==> flow/design.v <==
module adder(input signed [15:0] a, input signed [15:0] b, output signed [15:0] result);
    assign result = a + b; 
endmodule
module counter #(parameter N=4)(input clock,input load, input en,input[N-1:0] par_load,output logic[N-1:0] count);
always @(posedge clock) begin
   if(load)begin
        count<=par_load;
   end
   else if(en)begin
         count<=count+1;
   end
end
endmodule
module determinant_calculator3_3_datapath(input clock,input reset,input [15:0] out_put_det2,input [1:13] en,input[7:0] data_in,
input[1:0] s,input[3:0] select,input [3:0] start_adress,input cload,input cen,output logic [15:0] out_put_det3,output logic[3:0] adress,
output logic [3:0]flag,output logic[7:0] k);
logic [7:0] a,b,c,d,e,f,g,h,i;
logic[15:0] multiplier_result,term1,term2,term3,sub_result,final_result;
logic [7:0] A;
counter #(4) countadresses2 (clock,cload,cen,start_adress,adress);
counter #(4) countf(clock,cload,cen,4'b0000,flag);
n_register #(8) ra(clock,reset,en[1],data_in,a);
n_register #(8) rb(clock,reset,en[2],data_in,b);
n_register #(8) rc(clock,reset,en[3],data_in,c);
n_register #(8) rd(clock,reset,en[4],data_in,d);
n_register #(8) re(clock,reset,en[5],data_in,e);
n_register #(8) rf(clock,reset,en[6],data_in,f);
n_register #(8) rg(clock,reset,en[7],data_in,g);
n_register #(8) rh(clock,reset,en[8],data_in,h);
n_register #(8) ri(clock,reset,en[9],data_in,i);
assign A= (s== 2'b00) ? a:  
        (s== 2'b01) ?b:  
        (s== 2'b10) ?c:  
        1'b0;                    
multiplier2 mult2(out_put_det2,A,multiplier_result);
n_register #(16) t1(clock,reset,en[10],multiplier_result,term1);
n_register #(16) t2(clock,reset,en[11],multiplier_result,term2);
n_register #(16) t3(clock,reset,en[12],multiplier_result,term3);
n_register #(16) t4(clock,reset,en[13],final_result,out_put_det3);
subtractor sub2(term1,term2,sub_result);
adder add(sub_result,term3,final_result);
always @(*) begin
        case (select)
            0: k =a; 
            1: k =b; 
            2: k =c; 
            3: k =d; 
            4: k =e; 
            5: k =f; 
            6: k =g; 
            7: k =h; 
            8: k =i; 
            default: k = 8'b00000000; 
        endcase
    end
endmodule
module multiplier2 (input signed [15:0] x,input signed [7:0] y,output signed [15:0] multiplier_result);
       assign multiplier_result =x*y;
endmodule
module n_register #(parameter N=8)(input logic clock,input logic reset, input logic enable,input logic [N-1:0] data_in,output logic [N-1:0] data_out );
    always @(posedge clock or posedge reset) begin
        if (reset)
         begin
            data_out <= 0; 
        end 
        else if (enable)
         begin
            data_out <= data_in; 
        end
    end
endmodule
module subtractor(input signed [15:0] a, input signed [15:0] b, output signed [15:0] result);
    assign result = a - b; 
endmodule
Tool chain data of determinant_calculator3_3_datapath
Tool output for the design above, in the order of the flow. Line numbers count from 1 in the design file above. Operators: Yosys type, input widths -> output width; for muxes data width and select width s. Cell names lack the library's common part. A cell with - has no value.

Top module: determinant_calculator3_3_datapath. Clock input: clock. Library: sky130hd. Library corner: tt_025C_1v80.

After elaboration
Source: Yosys, flattened and elaborated, memories not mapped. Widths are those after wreduce. Registers that Yosys merges into a memory's read port (data or address) are not register bits. Print and check cells do not count. Equal cells are merged and count once.

Register bits: 144. Input port bits: 51. Under output and inout port bits stands 32. The entry for cells after elaboration reads 39.

Under add/sub/neg operators stands 4. Under multiply operators stands 1. The figure for equality and inequality tests is 10. Under multiplexer cells stands 6. The entry for reductions and logical operators reads 3.

Operators with widths (count): $mul 16x8->16 (1); $pmux 8 s9 (1); $mux 8 (3); $add 16x16->16 (1); $sub 16x16->16 (1); $eq 4x3->1 const B (4); $add 4x1->4 const B (2); $eq 4x2->1 const B (2); $mux 4 (2); $eq 4x1->1 const B (1); $eq 4x4->1 const B (1); $logic_not 4->1 (1); $eq 2x1->1 const B (1); $eq 2x2->1 const B (1); $logic_not 2->1 (1); $reduce_bool 2->1 (1).

Logic depth
Depth = most cells in a row (Yosys ltp): at word level without a register or memory, in the mapped netlist without a sequential cell, where the memories' decode and read muxes count.

The figure for depth in word-level cells is 5. Under ABC_AREA stands 0. The entry for gate-level depth with buffers reads 22. For mapped depth without buffers the number is 20.

After synthesis
Source: synth_stat.txt of the flow (Yosys; design flattened, memories mapped). It holds for the ABC_AREA given above (unset counts as 0); a run with the other value may have another netlist. The area totals of this step are shown rounded.

The entry for cells in the netlist reads 1027. Chip area (Yosys): 10550 µm². The entry for sequential area reads 3603 µm². For flip-flops the number is 144. The figure for buffers is 44.

Cell types: dfrtp_1 (count 136, area in all 3.4E+03 µm²); fa_1 (count 76, area in all 1.52E+03 µm²); mux2_2 (count 103, area in all 1.16E+03 µm²); ha_1 (count 52, area in all 650.624 µm²); inv_1 (count 163, area in all 611.837 µm²); and2_1 (count 67, area in all 419.152 µm²); nand2_1 (count 62, area in all 232.723 µm²); xnor2_1 (count 22, area in all 192.685 µm²); nor2_1 (count 48, area in all 180.173 µm²); mux2i_1 (count 15, area in all 150.144 µm²); clkbuf_1 (count 39, area in all 146.39 µm²); o21ai_1 (count 29, area in all 145.139 µm²); a21oi_1 (count 25, area in all 125.12 µm²); edfxtp_1 (count 4, area in all 120.115 µm²); o21ai_0 (count 24, area in all 120.115 µm²); mux4_2 (count 5, area in all 112.608 µm²); o211ai_1 (count 12, area in all 90.086 µm²); nor2b_1 (count 13, area in all 81.328 µm²).

Other cell types: 46; their cells: 132. By module: a second synthesis without flattening, with its own total; a netlist apart from the flattened one above.

The figure for cells (unflattened synthesis) is 1025. Under area total of the unflattened synthesis stands 11540 µm².

Rows give one instance, submodules left out.

By module: n_register (N=8) (instances 9, cells 18, area 335.3 µm², sequential area 200.2 µm²); multiplier2 (instances 1, cells 350, area 2994 µm², sequential area 0.0 µm²); n_register (N=16) (instances 4, cells 35, area 653.1 µm², sequential area 400.4 µm²); determinant_calculator3_3_datapath (instances 1, cells 118, area 910.9 µm², sequential area 0.0 µm²); subtractor (instances 1, cells 122, area 855.8 µm², sequential area 0.0 µm²); adder (instances 1, cells 101, area 745.7 µm², sequential area 0.0 µm²); counter (N=4) (instances 2, cells 16, area 202.7 µm², sequential area 120.1 µm²).

Worst setup path after synthesis
OpenSTA on the mapped netlist: ideal clock, no wires. The path of least setup slack (recovery checks aside). Input and output delay are each 20% of the period. Register names are those of the netlist, which keeps one name where synthesis merged equal registers.

Path type: in2reg. From: input s[0]. To: register t1.data_out[10]. Clock period: 6.9 ns. The figure for input delay is 1.380 ns. Setup time: 0.125 ns. Under launch time at the first pin stands 1.380 ns. The entry for arrival time reads 5.767 ns. The figure for required time is 6.775 ns. Setup slack: 1.009 ns. Under delay of the path stands 4.512 ns. For stages the number is 20. Under path buffers stands 2. Synthesis period reached: 5.891 ns.

"delay of the path" = arrival - input delay + setup time. "stages" counts driving pins, that of a launching flip-flop among them; a cell with two outputs on the path counts twice. "synthesis period reached" is the clock period less the worst setup slack; recovery checks do not enter. This is arithmetic on one report: input and output delays are still those of the set period (20% each). The rows between start and end are the longest chain of elaborated cells between them; the timing report does not say that the signal goes this way. Where chains are equally long, one stands for them. A line is the first line of the expression or statement that the cell stems from. Yosys adds cells for indexed reads and writes and turns some case tables into memories.

Cells stage by stage: buf_6 mux2i_1 o2bb2ai_2 clkbuf_1 and2_1 fa_1 inv_1 fa_1 inv_1 fa_1 inv_1 fa_1 inv_1 ha_1 o21ai_1 a21boi_1 o21ai_1 a21boi_1 nor2_1 mux2_2. For length of the longest elaborated chain the number is 5. The figure for elaborated cells between the ends (all ways) is 7. RTL lines with such cells: 4. Classes of those cells: mul (1); eq/ne (2); mux (3); reduce/logical (1).

RTL lines, path post-synthesis: start, declared (line 15) `input[1:0] s,input[3:0] select,input [3:0] start_adress,input cload,input cen,output logic [15:0] out_put_det3 ...`; $eq 2x2->1 (line 33) `(s== 2'b10) ?c:`; $mux 8 (line 33); $mux 8 (line 32) `(s== 2'b01) ?b:`; $mux 8 (line 31) `assign A= (s== 2'b00) ? a:`; $mul 16x8->16 (line 58) `assign multiplier_result =x*y;`; end, assigned (line 64) `data_out <= 0;`; end, assigned (line 68) `data_out <= data_in;`; end, declared (line 60) `module n_register #(parameter N=8)(input logic clock,input logic reset, input logic enable,input logic [N-1:0] ...`.

Worst path after layout
From the final timing report of stored run 1: the path of least setup slack in the routed layout; clock arrival at registers is part of the times.

Path type: in2reg. From: input s[0]. To: register t3.data_out[14]. Clock period: 4.97 ns. The figure for input delay is 0.99 ns. Setup time: 0.14 ns. Under launch time at the first pin stands 0.99 ns. The entry for arrival time reads 5.36 ns. The figure for required time is 5.26 ns. Setup slack: -0.10 ns. For stages the number is 21. Under path buffers stands 5.

The rows between start and end are the longest chain of elaborated cells between them; the timing report does not say that the signal goes this way. Where chains are equally long, one stands for them.

Cells stage by stage: buf_8 buf_8 buf_6 mux2i_4 o2bb2ai_4 nand2_2 fa_1 inv_1 fa_1 fa_1 inv_1 fa_1 inv_1 ha_4 a21boi_2 o21ai_2 a21boi_2 buf_6 buf_6 o211ai_1 o311ai_2. For length of the longest elaborated chain the number is 5. The figure for elaborated cells between the ends (all ways) is 7. RTL lines with such cells: 4. Classes of those cells: mul (1); eq/ne (2); mux (3); reduce/logical (1).

RTL lines, path after layout: start, declared (line 15) `input[1:0] s,input[3:0] select,input [3:0] start_adress,input cload,input cen,output logic [15:0] out_put_det3 ...`; $eq 2x2->1 (line 33) `(s== 2'b10) ?c:`; $mux 8 (line 33); $mux 8 (line 32) `(s== 2'b01) ?b:`; $mux 8 (line 31) `assign A= (s== 2'b00) ? a:`; $mul 16x8->16 (line 58) `assign multiplier_result =x*y;`; end, assigned (line 64) `data_out <= 0;`; end, assigned (line 68) `data_out <= data_in;`; end, declared (line 60) `module n_register #(parameter N=8)(input logic clock,input logic reset, input logic enable,input logic [N-1:0] ...`.

Wiki page: determinant_calculator3_3_datapath / flow data

Record of 2 stored runs of the RTL-to-layout flow on determinant_calculator3_3_datapath, platform sky130hd. The runs are unordered. Constraints: input delay and output delay 20% of the set period each, output load 0.01 pF. "time of the worst setup path": the worst setup path's part of the clock period (all of it between registers, 20% less for each end at a port) less its slack. A launch clock that arrives late makes it longer, a capture clock that arrives late makes it shorter. "total power after layout" is the tool's figure for a default switching activity; nothing was simulated. Measured values are rounded.

Stored run 1 has these settings: period_ns 4.97; CORE_UTILIZATION 17; PLACE_DENSITY 0.85; CORE_ASPECT_RATIO 1.52; CELL_PAD_IN_SITES_GLOBAL_PLACEMENT 1; ABC_AREA 0; GPL_ROUTABILITY_DRIVEN 0; CTS_CLUSTER_SIZE 67; MAX_ROUTING_LAYER met4; CAP_MARGIN 20; CORE_MARGIN 2; SLEW_MARGIN 20. The synthesized cell area comes to 10550 µm². The measured area of the die is 64110 µm². The post-route utilization stands at 22.7%. The smallest setup slack reads -0.101 ns. The total negative slack on setup checks stands at -0.238 ns. The total power after layout stands at 8.257 mW. The time of the worst setup path is 4.08 ns. Worst path kind: in2reg.

Stored run 2 has these settings: period_ns 4.62; CAP_MARGIN 20; CORE_MARGIN 2; CORE_UTILIZATION 40; SLEW_MARGIN 20. The synthesized cell area comes to 10550 µm². The measured area of the die is 27690 µm². The post-route utilization stands at 52.8%. The smallest setup slack reads -0.390 ns. The total negative slack on setup checks stands at -5.745 ns. The total power after layout stands at 9.229 mW. The time of the worst setup path is 4.09 ns. Worst path kind: in2reg.
