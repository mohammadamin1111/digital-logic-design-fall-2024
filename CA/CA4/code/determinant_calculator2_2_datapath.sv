==> flow/design.v <==
module counter #(parameter N=4)(input clock,input load, input en,input[N-1:0] par_load,output logic[N-1:0] count);
always @(posedge clock) begin
   if(load)begin
        count<=par_load;
   end
   else if(en)begin
         count<=count+1;
   end
end
endmodule
module determinant_calculator2_2_datapath(input clock,input reset,input [1:7] en,input[7:0] data_in,input s1,
input [3:0] start_adress,input cload,input cen ,output logic[3:0] adress,output logic [2:0]z, output logic[15:0] out_put );
logic [7:0] a;
logic [7:0] b;
logic [7:0] c;
logic [7:0] d;
logic [15:0] ad;
logic [15:0] bc;
logic [15:0] ad_bc;
logic [7:0] x;
logic [7:0] y;
logic [15:0] multiplier_result;
counter #(4) countadresses (clock,cload,cen,start_adress,adress);
counter #(3) count0to3(clock,cload,cen,3'b000,z);
n_register #(8) ra(clock,reset,en[1],data_in,a);
n_register #(8) rb(clock,reset,en[2],data_in,b);
n_register #(8) rc(clock,reset,en[3],data_in,c);
n_register #(8) rd(clock,reset,en[4],data_in,d);
n_register #(16) rad(clock,reset,en[5],multiplier_result,ad);
n_register #(16) rbc(clock,reset,en[6],multiplier_result,bc);
n_register #(16) rad_bc(clock,reset,en[7],ad_bc,out_put);
assign x= s1? b:a;
assign y= s1? c:d;
multiplier mult(x,y,multiplier_result);
subtractor subt(ad,bc,ad_bc);
endmodule
module multiplier(input signed [7:0] x,input signed [7:0] y,output signed [15:0] multiplier_result);
       assign multiplier_result =x*y;
endmodule
module n_register #(parameter N=8)(input logic clock,input logic reset, input logic enable,input logic [N-1:0] data_in,output logic [N-1:0] data_out );
    always @(posedge clock or posedge reset) begin
        if (reset)
         begin
            data_out <= 0; 
        end 
        else if (enable)
         begin
            data_out <= data_in; 
        end
    end
endmodule
module subtractor(input signed [15:0] a, input signed [15:0] b, output signed [15:0] result);
    assign result = a - b; 
endmodule
=== Step by step through the tools: determinant_calculator2_2_datapath ===
Tool output for the design above, in the order of the flow.
Lines are those of the file above, counted from 1.
Operators carry their Yosys type and port widths (W data, S select, Z words).
Not given: -

* Top: determinant_calculator2_2_datapath
* Clock: clock
* Library: sky130hd
* Library corner: tt_025C_1v80

=== Elaborated design ===
Yosys after proc, flatten, opt, wreduce and memory -nomap, before mapping. Memory bits, and registers merged into a memory's read port (data or address), are not among the register bits. Print and check cells are not counted. Equal cells are merged and count once.

* Register bits: 87
* Bits of input ports: 24
* Output and inout bits: 23

* $add $sub $neg: 3
* $mul: 1
* Muxes and demuxes: 4
* Reduce/logical cells: 1

{| class="wikitable"
|+ Operators by type and width
! operator !! count
|-
| $mul A8 B8 Y16 || 1
|-
| $sub A16 B16 Y16 || 1
|-
| $mux W8 || 2
|-
| $mux W4 || 2
|-
| $add A4 B1 Y4 const B || 1
|-
| $add A3 B1 Y3 const B || 1
|-
| $reduce_bool A2 Y1 || 1
|}

=== Depth ===
Longest topological path by Yosys (ltp), each cell counted once; first at word level (registers and memories cut), then after technology mapping (sequential cells cut; the memories' decode and read muxes count).

* Depth in word-level cells: 3
* ABC_AREA: 1
* Depth in mapped cells: 24

=== Synthesis result ===
Yosys stat after the flow's synthesis: flattened, memories mapped to cells. It holds for the ABC_AREA given above (unset counts as 0); a run with the other value may have another netlist.

{| class="wikitable"
|+ Cells by type
! cell type !! count
|-
| sky130_fd_sc_hd__dfrtp_1 || 80
|-
| sky130_fd_sc_hd__fa_1 || 56
|-
| sky130_fd_sc_hd__nand2_1 || 221
|-
| sky130_fd_sc_hd__inv_1 || 158
|-
| sky130_fd_sc_hd__ha_1 || 46
|-
| sky130_fd_sc_hd__nor2_1 || 69
|-
| sky130_fd_sc_hd__o21ai_0 || 49
|-
| sky130_fd_sc_hd__nand3_1 || 48
|-
| sky130_fd_sc_hd__mux2_2 || 16
|-
| sky130_fd_sc_hd__o21ai_2 || 18
|-
| sky130_fd_sc_hd__edfxtp_1 || 4
|-
| sky130_fd_sc_hd__xnor2_1 || 12
|-
| sky130_fd_sc_hd__a21oi_1 || 20
|-
| sky130_fd_sc_hd__dfxtp_1 || 3
|-
| sky130_fd_sc_hd__nand3b_1 || 7
|-
| sky130_fd_sc_hd__clkbuf_1 || 12
|-
| sky130_fd_sc_hd__xor2_1 || 4
|-
| sky130_fd_sc_hd__nand2_2 || 5
|}

Not listed: further types 14, cells in them 33.

* Cells in the netlist: 861
* Synthesis area: 0.0069604 mm^2
* Area of sequential cells: 0.0021821 mm^2
* Flip-flop cells: 87
* Buffers: 17

=== Worst setup path after synthesis ===
Path of least setup slack by OpenSTA after synthesis, without wires, with an ideal clock, recovery checks aside; 20% of the period is set as input and as output delay. Where synthesis merged equal registers, the netlist keeps one of their names.

* Path type: input-to-reg
* Start point: in s1
* End point: reg rbc.data_out[10]
* Clock period: 9.08 ns
* Input delay: 1.816 ns
* Setup time: 0.134 ns
* Data arrival time: 5.641 ns
* Data required time: 8.946 ns
* Slack: 3.305 ns
* Delay of the path: 3.959 ns
* Stages: 20
* Buffers on the path: 2
* Synthesis period reached: 5.775 ns

"delay of the path" = arrival - input delay + setup time.
"stages": output pins that drive a net of the path, with the launching flip-flop's if there is one; two outputs of one cell count as two.
"synthesis period reached" = period - worst setup slack (recovery checks aside). The figure is calculated, with input and output delays left at 20% of the set period.
The rows between start and end are the longest chain of elaborated cells between them; the timing report does not say that the signal goes this way. Where chains are equally long, one stands for them.
A line is the first line of the expression or statement that the cell stems from. Yosys adds cells for indexed reads and writes and turns some case tables into memories.

* Cells stage by stage: sky130_fd_sc_hd__buf_4 > sky130_fd_sc_hd__nand2_1 > sky130_fd_sc_hd__o21ai_2 > sky130_fd_sc_hd__or2_2 > sky130_fd_sc_hd__fa_1 > sky130_fd_sc_hd__inv_1 > sky130_fd_sc_hd__fa_1 > sky130_fd_sc_hd__fa_1 > sky130_fd_sc_hd__inv_1 > sky130_fd_sc_hd__fa_1 > sky130_fd_sc_hd__inv_1 > sky130_fd_sc_hd__ha_1 > sky130_fd_sc_hd__buf_4 > sky130_fd_sc_hd__nand2_1 > sky130_fd_sc_hd__a21oi_1 > sky130_fd_sc_hd__nor2_1 > sky130_fd_sc_hd__nand2_1 > sky130_fd_sc_hd__or2_1 > sky130_fd_sc_hd__nand3_1 > sky130_fd_sc_hd__o21ai_0
* Length of the longest elaborated chain: 2
* Elaborated cells on any way between the ends: 3
* RTL lines with such cells: 3
* Classes of those cells: mul (1); mux (2)

{| class="wikitable"
|+ RTL lines, path after synthesis
! element !! RTL line !! text
|-
| start: declaration || 11 || <nowiki>module determinant_calculator2_2_datapath(input clock,input reset,input [1:7] en,input[7:0] data_in,input s1,</nowiki>
|-
| $mux W8 || 32 || <nowiki>assign x= s1? b:a;</nowiki>
|-
| $mul A8 B8 Y16 || 38 || <nowiki>assign multiplier_result =x*y;</nowiki>
|-
| end: assignment || 44 || <nowiki>data_out <= 0;</nowiki>
|-
| end: assignment || 48 || <nowiki>data_out <= data_in;</nowiki>
|-
| end: declaration || 40 || <nowiki>module n_register #(parameter N=8)(input logic clock,input logic reset, input logic enable,input logic [N-1:0] ...</nowiki>
|}

=== Path in the finished layout ===
From the final timing report of entry A: the path of least setup slack in the routed layout; clock arrival at registers is part of the times.

* Path type: input-to-reg
* Start point: in s1
* End point: reg rad.data_out[13]
* Clock period: 5.24 ns
* Input delay: 1.05 ns
* Setup time: 0.11 ns
* Data arrival time: 5.15 ns
* Data required time: 5.48 ns
* Slack: 0.33 ns
* Stages: 22
* Buffers on the path: 2

The rows between start and end are the longest chain of elaborated cells between them; the timing report does not say that the signal goes this way. Where chains are equally long, one stands for them.

* Cells stage by stage: sky130_fd_sc_hd__clkbuf_2 > sky130_fd_sc_hd__buf_12 > sky130_fd_sc_hd__nand2_1 > sky130_fd_sc_hd__o21ai_2 > sky130_fd_sc_hd__or2_2 > sky130_fd_sc_hd__fa_1 > sky130_fd_sc_hd__inv_1 > sky130_fd_sc_hd__fa_1 > sky130_fd_sc_hd__fa_1 > sky130_fd_sc_hd__inv_1 > sky130_fd_sc_hd__fa_1 > sky130_fd_sc_hd__inv_1 > sky130_fd_sc_hd__ha_4 > sky130_fd_sc_hd__nand2_1 > sky130_fd_sc_hd__nor2_2 > sky130_fd_sc_hd__nand2_1 > sky130_fd_sc_hd__nand3_1 > sky130_fd_sc_hd__nand2_1 > sky130_fd_sc_hd__nand2_1 > sky130_fd_sc_hd__nand2_1 > sky130_fd_sc_hd__nand3_1 > sky130_fd_sc_hd__nand2_1
* Length of the longest elaborated chain: 2
* Elaborated cells on any way between the ends: 3
* RTL lines with such cells: 3
* Classes of those cells: mul (1); mux (2)

{| class="wikitable"
|+ RTL lines, path post-layout
! element !! RTL line !! text
|-
| start: declaration || 11 || <nowiki>module determinant_calculator2_2_datapath(input clock,input reset,input [1:7] en,input[7:0] data_in,input s1,</nowiki>
|-
| $mux W8 || 32 || <nowiki>assign x= s1? b:a;</nowiki>
|-
| $mul A8 B8 Y16 || 38 || <nowiki>assign multiplier_result =x*y;</nowiki>
|-
| end: assignment || 44 || <nowiki>data_out <= 0;</nowiki>
|-
| end: assignment || 48 || <nowiki>data_out <= data_in;</nowiki>
|-
| end: declaration || 40 || <nowiki>module n_register #(parameter N=8)(input logic clock,input logic reset, input logic enable,input logic [N-1:0] ...</nowiki>
|}

Measured results for determinant_calculator2_2_datapath: 2 stored runs of the Yosys and OpenROAD flow on sky130hd. The settings differ; the order carries no meaning. The constraints put input and output delay at 20% of the set period each and load the outputs with 0.01 pF.
"achieved clock period" = clock period - worst setup slack. The figure is calculated, with input and output delays left at 20% of the set period.

=== Entry A ===
{| class="wikitable"
! Setting !! Value
|-
| period_ns || 5.24
|-
| CORE_UTILIZATION || 45
|-
| PLACE_DENSITY_LB_ADDON || 0.17
|-
| HOLD_SLACK_MARGIN || 0.01
|-
| CORE_ASPECT_RATIO || 1.21
|-
| TNS_END_PERCENT || 80
|-
| ABC_AREA || 1
|-
| CTS_CLUSTER_SIZE || 15
|-
| CAP_MARGIN || 10
|-
| MAX_ROUTING_LAYER || met4
|-
| CORE_MARGIN || 2
|-
| SLEW_MARGIN || 20
|-
! Result !! Value
|-
| Achieved clock period || 4.910 ns
|-
| Post-route setup TNS || 0.000 ns
|-
| Worst hold slack after layout || 0.476 ns
|-
| Post-synthesis cell area || 0.0069604 mm^2
|-
| Standard-cell area after routing || 0.0085057 mm^2
|-
| Lowest setup slack || 0.330 ns
|-
| Die area || 0.0164826 mm^2
|-
| Utilization of the finished layout || 55.5%
|}

=== Entry B ===
{| class="wikitable"
! Setting !! Value
|-
| period_ns || 8.34
|-
| CORE_UTILIZATION || 15
|-
| PLACE_DENSITY_LB_ADDON || 0.15
|-
| CORE_ASPECT_RATIO || 1.16
|-
| TNS_END_PERCENT || 20
|-
| GPL_ROUTABILITY_DRIVEN || 1
|-
| CTS_CLUSTER_SIZE || 86
|-
| CAP_MARGIN || 20
|-
| CORE_MARGIN || 2
|-
| SLEW_MARGIN || 20
|-
! Result !! Value
|-
| Achieved clock period || 7.096 ns
|-
| Post-route setup TNS || 0.000 ns
|-
| Worst hold slack after layout || 0.499 ns
|-
| Post-synthesis cell area || 0.0066439 mm^2
|-
| Standard-cell area after routing || 0.0082116 mm^2
|-
| Lowest setup slack || 1.244 ns
|-
| Die area || 0.0459968 mm^2
|-
| Utilization of the finished layout || 18.6%
|}
